==> flow/design.v <==
`timescale 1ns/10ps
module IF(clk, rst, pc);
input clk, rst;
output [0:31] pc;
wire clk, rst;
reg [0:31] pc;
always @(posedge clk)
begin
	if(rst == 1)
	begin
		pc <= 0;
	end
	else
	begin
		pc <= pc + 4;
	end
end
endmodule
Tool chain data of IF --
The steps from the RTL of IF to its reports follow in flow order. Lines are those of the file above, counted from 1. A cell with -- has no value.
Inputs: design top IF, clock input clk, standard-cell library sky130hd, library corner tt_025C_1v80

Word level --
Yosys after proc, flatten, opt, wreduce and memory -nomap, before mapping. Enables and synchronous resets that opt folds into registers are not counted as muxes. Memory bits, and registers merged into a memory's read port (data or address), are not among the register bits. Print and check cells are not counted. Equal cells are merged and count once.
Cells by class: $add $sub $neg 1
Operator list (number):
- 32-bit by 3-bit adder with 32-bit output (second input constant) | 1
Storage and ports: flip-flop bits (word level) 32, bits of input ports 2, output and inout bits 32, word-level cells 2

Depth --
Yosys ltp: most cells in a row. Word level: on the elaborated netlist, between registers, memories and ports. Mapped: between sequential cells and ports; inverters and the memories' decode and read muxes count.
Logic depth: depth after elaboration 1, ABC_AREA 0, gate-level depth with buffers 6

Netlist --
Yosys stat after the flow's synthesis: flattened, memories mapped to cells. It holds for the ABC_AREA given above (unset counts as 0); a run with the other value may have another netlist.
Synthesis totals: mapped cells 169, chip area (Yosys) 1453.9 um^2, sequential area 600.6 um^2, mapped flip-flops 30, buffer cells 11
Cells by type (number):
- sky130_fd_sc_hd__dfxtp_1 | 30
- sky130_fd_sc_hd__and4_1 | 9
- sky130_fd_sc_hd__xor2_1 | 9
- sky130_fd_sc_hd__a21oi_1 | 14
- sky130_fd_sc_hd__nand4_1 | 10
- sky130_fd_sc_hd__or3_1 | 9
- sky130_fd_sc_hd__nand3_1 | 11
- sky130_fd_sc_hd__nor2_1 | 14
- sky130_fd_sc_hd__buf_4 | 5
- sky130_fd_sc_hd__o31ai_1 | 5
- sky130_fd_sc_hd__or4_1 | 5
- sky130_fd_sc_hd__nand2_1 | 8
- sky130_fd_sc_hd__o21ai_0 | 6
- sky130_fd_sc_hd__xnor2_1 | 3
- sky130_fd_sc_hd__nand4_4 | 1
- sky130_fd_sc_hd__and2_1 | 3
- sky130_fd_sc_hd__and3_1 | 3
- sky130_fd_sc_hd__buf_2 | 3
Not listed: further types 12, cells in them 21.

Path before layout --
OpenSTA on the mapped netlist: ideal clock, no wires. The path of least setup slack (recovery checks aside). Input and output delay are each 20% of the period. Register names are those of the netlist, which keeps one name where synthesis merged equal registers.
Path after synthesis: path type reg2reg, from register pc[29], to register pc[5], clock period 1790 ps, arrival 1629 ps, data required time 1719 ps, slack 90 ps, delay of the path 1700 ps, stages on the path 7, path buffers 1, synthesis period reached 1700 ps
"delay of the path" = arrival - input delay + setup time. "stages on the path" counts driving pins, that of a launching flip-flop among them; a cell with two outputs on the path counts twice. "synthesis period reached" is the clock period less the worst setup slack; recovery checks do not enter. This is arithmetic on one report: input and output delays are still those of the set period (20% each). Between the ends stands the longest chain of elaborated cells between them, by number of cells; it is not shown to be the way that was timed. Of several equally long chains one is given. A line is the first line of the expression or statement that the cell stems from. Yosys adds cells for indexed reads and writes and turns some case tables into memories.
Between the ends, after synthesis: cells stage by stage sky130_fd_sc_hd__dfxtp_1 sky130_fd_sc_hd__ha_1 sky130_fd_sc_hd__and4_1 sky130_fd_sc_hd__buf_2 sky130_fd_sc_hd__nand4_1 sky130_fd_sc_hd__or3_1 sky130_fd_sc_hd__a21oi_1, length of the longest elaborated chain 1, elaborated cells on any way between the ends 1, RTL lines with such cells 1, those cells by class add/sub (1)
Ends and longest elaborated chain, after synthesis:
- start: declaration | RTL line 4 | output [0:31] pc;
- start: assignment | RTL line 11 | pc <= 0;
- start: assignment | RTL line 15 | pc <= pc + 4;
- 32-bit by 3-bit adder with 32-bit output | RTL line 15
- end: assignment | RTL line 11
- end: assignment | RTL line 15
- end: declaration | RTL line 4

Worst path after layout --
From the final timing report of flow run B: the path of least setup slack in the routed layout; clock arrival at registers is part of the times. The report prints the path's times to 10 ps; the period is as set.
Path after layout: path type reg2reg, from register pc[29], to register pc[5], clock period 1930 ps, arrival 1990 ps, data required time 2140 ps, slack 160 ps, stages on the path 6, path buffers 0
Between the ends stands the longest chain of elaborated cells between them, by number of cells; it is not shown to be the way that was timed. Of several equally long chains one is given.
Between the ends, after layout: cells stage by stage sky130_fd_sc_hd__dfxtp_1 sky130_fd_sc_hd__ha_2 sky130_fd_sc_hd__and4_1 sky130_fd_sc_hd__nand4_1 sky130_fd_sc_hd__or3_1 sky130_fd_sc_hd__a21oi_1, length of the longest elaborated chain 1, elaborated cells on any way between the ends 1, RTL lines with such cells 1, those cells by class add/sub (1)
Ends and longest elaborated chain, after layout:
- start: declaration | RTL line 4 | output [0:31] pc;
- start: assignment | RTL line 11 | pc <= 0;
- start: assignment | RTL line 15 | pc <= pc + 4;
- 32-bit by 3-bit adder with 32-bit output | RTL line 15
- end: assignment | RTL line 11
- end: assignment | RTL line 15
- end: declaration | RTL line 4

Wiki page: IF / flow data

Measured results for IF: 2 stored runs of the Yosys and OpenROAD flow on sky130hd. The settings differ; the order carries no meaning. The constraints put input and output delay at 20% of the set period each and load the outputs with 0.01 pF.
"power consumption": no workload was simulated; the value follows from the tool's default switching activity.

* Flow run A | settings: period_ns 3.06; CORE_UTILIZATION 71; PLACE_DENSITY_LB_ADDON 0.14; CORE_ASPECT_RATIO 0.56; CELL_PAD_IN_SITES_GLOBAL_PLACEMENT 2; TNS_END_PERCENT 10; ABC_AREA 1; CTS_CLUSTER_DIAMETER 92; SLEW_MARGIN 15; MIN_ROUTING_LAYER met1; MAX_ROUTING_LAYER met4; CAP_MARGIN 20; CORE_MARGIN 2 | no final report: placement broke off with FLW-0024
* Flow run B | settings: period_ns 1.93; CORE_UTILIZATION 38; CELL_PAD_IN_SITES_GLOBAL_PLACEMENT 1; CELL_PAD_IN_SITES_DETAIL_PLACEMENT 0; TNS_END_PERCENT 10; ABC_AREA 0; GPL_ROUTABILITY_DRIVEN 0; CTS_CLUSTER_SIZE 10; CAP_MARGIN 20; CORE_MARGIN 2; SLEW_MARGIN 20 | results: Yosys chip area after synthesis 1453.9 um^2; full die area 4336.9 um^2; standard-cell area after routing 1960.6 um^2; post-route utilization 53.6 %; smallest setup slack 156 ps; smallest hold slack 483 ps; power consumption 1.264 mW
